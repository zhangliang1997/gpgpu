==> flow/design.v <==
module rr_arb(
	input  clk,
	input  rst_n,
	input  req1,
	input  req2,
	input  req3,
	input  req4,
	input  busy,
	output reg [3:0] nx_arb_gnt
);
localparam  S1=4'b0001,
	    S2=4'b0010,
	    S3=4'b0100,
	    S4=4'b1000;
reg [3:0] cur_arb_gnt_r;
wire [3:0] cur_arb_gnt;
always @(posedge clk or negedge rst_n) begin
	if (~rst_n) begin
		cur_arb_gnt_r <= S1;  
	end
	else if (~busy) begin
		cur_arb_gnt_r <= nx_arb_gnt;
	end
end
assign cur_arb_gnt = cur_arb_gnt_r;
always @(*) begin
	if (~busy) begin
		case(cur_arb_gnt)		 
			S1:begin 
				case(1'b1)
					req2:nx_arb_gnt = S2;
					req3:nx_arb_gnt = S3;
					req4:nx_arb_gnt	= S4;
					req1:nx_arb_gnt = S1;
					default:nx_arb_gnt = S1;
				endcase
			end
			S2:begin 
				case(1'b1)
					req3:nx_arb_gnt = S3;
					req4:nx_arb_gnt = S4;
					req1:nx_arb_gnt = S1;
					req2:nx_arb_gnt = S2;
					default:nx_arb_gnt = S2;
				endcase
			end
			S3:begin 
				case(1'b1)
					req4:nx_arb_gnt = S4;
					req1:nx_arb_gnt = S1;
					req2:nx_arb_gnt = S2;
					req3:nx_arb_gnt = S3;
					default:nx_arb_gnt = S3;
				endcase
			end
			S4:begin
				case(1'b1)
					req1:nx_arb_gnt = S1;
					req2:nx_arb_gnt = S2;
					req3:nx_arb_gnt = S3;
					req4:nx_arb_gnt = S4;
					default:nx_arb_gnt 	= S4;
			endcase
		end
		default: nx_arb_gnt = S1;
		endcase
	end
	else begin
		nx_arb_gnt = cur_arb_gnt;
	end
end
endmodule
# From RTL to reports: rr_arb

Tool output for the design above, in the order of the flow.
Line numbers count from 1 in the design file above.
Operators: Yosys type, input widths -> output width; for muxes data width and select width s.
Library cell names are shortened.
A cell with n/a has no value.

Top module: rr_arb
Clock input: clk
Library: sky130hd
Library corner: tt_025C_1v80

# Word-level counts

Source: Yosys, flattened and elaborated, memories not mapped. Widths are those after wreduce; folded enables and synchronous resets count as part of the registers. Registers that Yosys merges into a memory's read port (data or address) are not register bits. Print and check cells do not count. Equal cells are merged and count once.

Equality and inequality tests: 4
Muxes and demuxes: 14

Operators with widths:

| kind               | count |
| $mux 4             | 10 |
| $pmux 4 s4         | 1 |
| $mux 3             | 2 |
| $eq 4x1->1 const B | 1 |
| $eq 4x2->1 const B | 1 |
| $eq 4x3->1 const B | 1 |
| $eq 4x4->1 const B | 1 |
| $mux 2             | 1 |

Output and inout port bits: 4
Register bits: 4
Input port bits: 7
Cells after elaboration: 19

# Longest topological paths

Longest topological path by Yosys (ltp), each cell counted once; first at word level (registers and memories cut), then after technology mapping (sequential cells cut; the memories' decode and read muxes count).

Depth in word-level cells: 5
ABC_AREA: 0
Gate-level depth with buffers: 5
Depth with buffers taken out: 4

# Netlist

The flow's flattened synthesis, as Yosys stat reports it; memories are mapped. The netlist is that of the ABC_AREA named above (0 if unset); the other value can give another one.
The area totals of this step are shown rounded.

Buffers: 3
Mapped flip-flops: 4
Cells in the netlist: 53
Mapped area: 418 µm²
Sequential part of the area: 101 µm²

Cells by type:

| type      | count | area in all (µm²) |
| dfrtp_1   | 3     | 75.072 |
| a2bb2oi_1 | 4     | 35.034 |
| buf_6     | 3     | 33.782 |
| dfstp_2   | 1     | 26.275 |
| o21ai_1   | 5     | 25.024 |
| nand2_1   | 6     | 22.522 |
| nand3_1   | 4     | 20.019 |
| nand3b_1  | 2     | 15.014 |
| nor3b_1   | 2     | 15.014 |
| nor2b_1   | 2     | 12.512 |
| nor4_1    | 2     | 12.512 |
| a221o_2   | 1     | 11.261 |
| nor2_1    | 3     | 11.261 |
| a21oi_1   | 2     | 10.01 |
| a221o_1   | 1     | 10.01 |
| and2b_4   | 1     | 10.01 |
| o211a_1   | 1     | 10.01 |
| o21ai_0   | 2     | 10.01 |

Not listed: further types 7, cells in them 8.

# Worst setup path after synthesis

Path of least setup slack by OpenSTA after synthesis, without wires, with an ideal clock, recovery checks aside; 20% of the period is set as input and as output delay. Where synthesis merged equal registers, the netlist keeps one of their names.

Path type: reg-to-output
Start: register cur_arb_gnt_r[3]
End: output port nx_arb_gnt[1]
Time at the first pin: 0 ps
Buffers on the path: 1
Required time: 1456 ps
Stages on the path: 6
External output delay: 364 ps
Setup slack: 69 ps
Path delay: 1387 ps
Data arrival time: 1387 ps
Period: 1820 ps
Period reached after synthesis: 1751 ps

"path delay" = arrival - input delay + setup time.
At an output port there is no setup time.
"stages on the path" counts driving pins, that of a launching flip-flop among them; a cell with two outputs on the path counts twice.
"period reached after synthesis" = period - worst setup slack (recovery checks aside). The figure is calculated, with input and output delays left at 20% of the set period.
Between the ends stands the longest chain of elaborated cells between them, by number of cells; it is not shown to be the way that was timed. Of several equally long chains one is given.
Each line given opens the expression or statement behind the cell; cells for indexed reads and writes are added by Yosys, which also makes memories of some case tables.

Path through: dfrtp_1 buf_6 nor2_2 o21ai_0 a221o_2 a2bb2oi_1
Length of the longest elaborated chain: 3
Elaborated cells between the ends (all ways): 6
RTL lines with such cells: 2
Classes of those cells: 4 x eq/ne; 2 x mux

Ends and longest elaborated chain, after synthesis:

| element            | line | RTL |
| start: declaration | 15   | `reg [3:0] cur_arb_gnt_r;` |
| start: assignment  | 19   | `cur_arb_gnt_r <= S1;` |
| start: assignment  | 22   | `cur_arb_gnt_r <= nx_arb_gnt;` |
| $eq 4x4->1         | 28   | `case(cur_arb_gnt)` |
| $pmux 4 s4         | 28   |  |
| $mux 4             | 27   | `if (~busy) begin` |
| end: declaration   | 9    | `output reg [3:0] nx_arb_gnt` |

# Path in the finished layout

Path of least setup slack in the final report of job 2 (OpenROAD, finished layout, wires in). Where an end is a register, its clock arrival counts in the times.
The path's times are printed in steps of 10 ps; the period is the one set.

Path type: reg-to-output
Start: register cur_arb_gnt_r[3]
End: output port nx_arb_gnt[0]
External output delay: 250 ps
Required time: 1000 ps
Period: 1250 ps
Data arrival time: 1730 ps
Buffers on the path: 2
Stages on the path: 7
Setup slack: -730 ps
Time at the first pin: 240 ps

Between the ends stands the longest chain of elaborated cells between them, by number of cells; it is not shown to be the way that was timed. Of several equally long chains one is given.

Path through: dfrtp_2 nor2_4 o21ai_1 a221o_2 buf_6 a2bb2oi_2 buf_2
Length of the longest elaborated chain: 3
Elaborated cells between the ends (all ways): 6
RTL lines with such cells: 2
Classes of those cells: 4 x eq/ne; 2 x mux

Ends and longest elaborated chain, post-layout:

| element            | line | RTL |
| start: declaration | 15   | `reg [3:0] cur_arb_gnt_r;` |
| start: assignment  | 19   | `cur_arb_gnt_r <= S1;` |
| start: assignment  | 22   | `cur_arb_gnt_r <= nx_arb_gnt;` |
| $eq 4x4->1         | 28   | `case(cur_arb_gnt)` |
| $pmux 4 s4         | 28   |  |
| $mux 4             | 27   | `if (~busy) begin` |
| end: declaration   | 9    | `output reg [3:0] nx_arb_gnt` |

Measured data: module rr_arb, platform sky130hd, 2 stored runs of the flow under differing settings, order arbitrary. Input and output delays are each 20% of the period that was set; the output load is 0.01 pF.
"achieved clock period": clock period set for the run, less the worst setup slack. It is reckoned from that one timing run; input and output delays stay at 20% of the period that was set.
The measured numbers are rounded.
A setting shown as . is not set for that run.
Among the results, . means that no value is shown for the run.

| name                                                    | job 1 | job 2 |
| period_ns                                               | 1.92  | 1.25  |
| CORE_UTILIZATION                                        | 28    | 15    |
| PLACE_DENSITY                                           | 0.85  | .     |
| CORE_ASPECT_RATIO                                       | 0.58  | 0.79  |
| CORE_MARGIN                                             | 5     | 2     |
| CELL_PAD_IN_SITES_DETAIL_PLACEMENT                      | 0     | .     |
| CAP_MARGIN                                              | 0     | 20    |
| SLEW_MARGIN                                             | 20    | 35    |
| MAX_ROUTING_LAYER                                       | met4  | met4  |
| SETUP_SLACK_MARGIN                                      | .     | 0.36  |
| PLACE_DENSITY_LB_ADDON                                  | .     | 0.27  |
| GPL_ROUTABILITY_DRIVEN                                  | .     | 1     |
| CTS_CLUSTER_SIZE                                        | .     | 66    |
| area of the synthesized netlist (µm²)                   | .     | 418   |
| die size (µm²)                                          | .     | 3230  |
| area of the standard cells in the finished layout (µm²) | .     | 891   |
| worst setup slack after layout (ps)                     | .     | -728  |
| achieved clock period (ps)                              | .     | 1978  |

Job 1: unfinished; error PDN-0185 in floorplanning
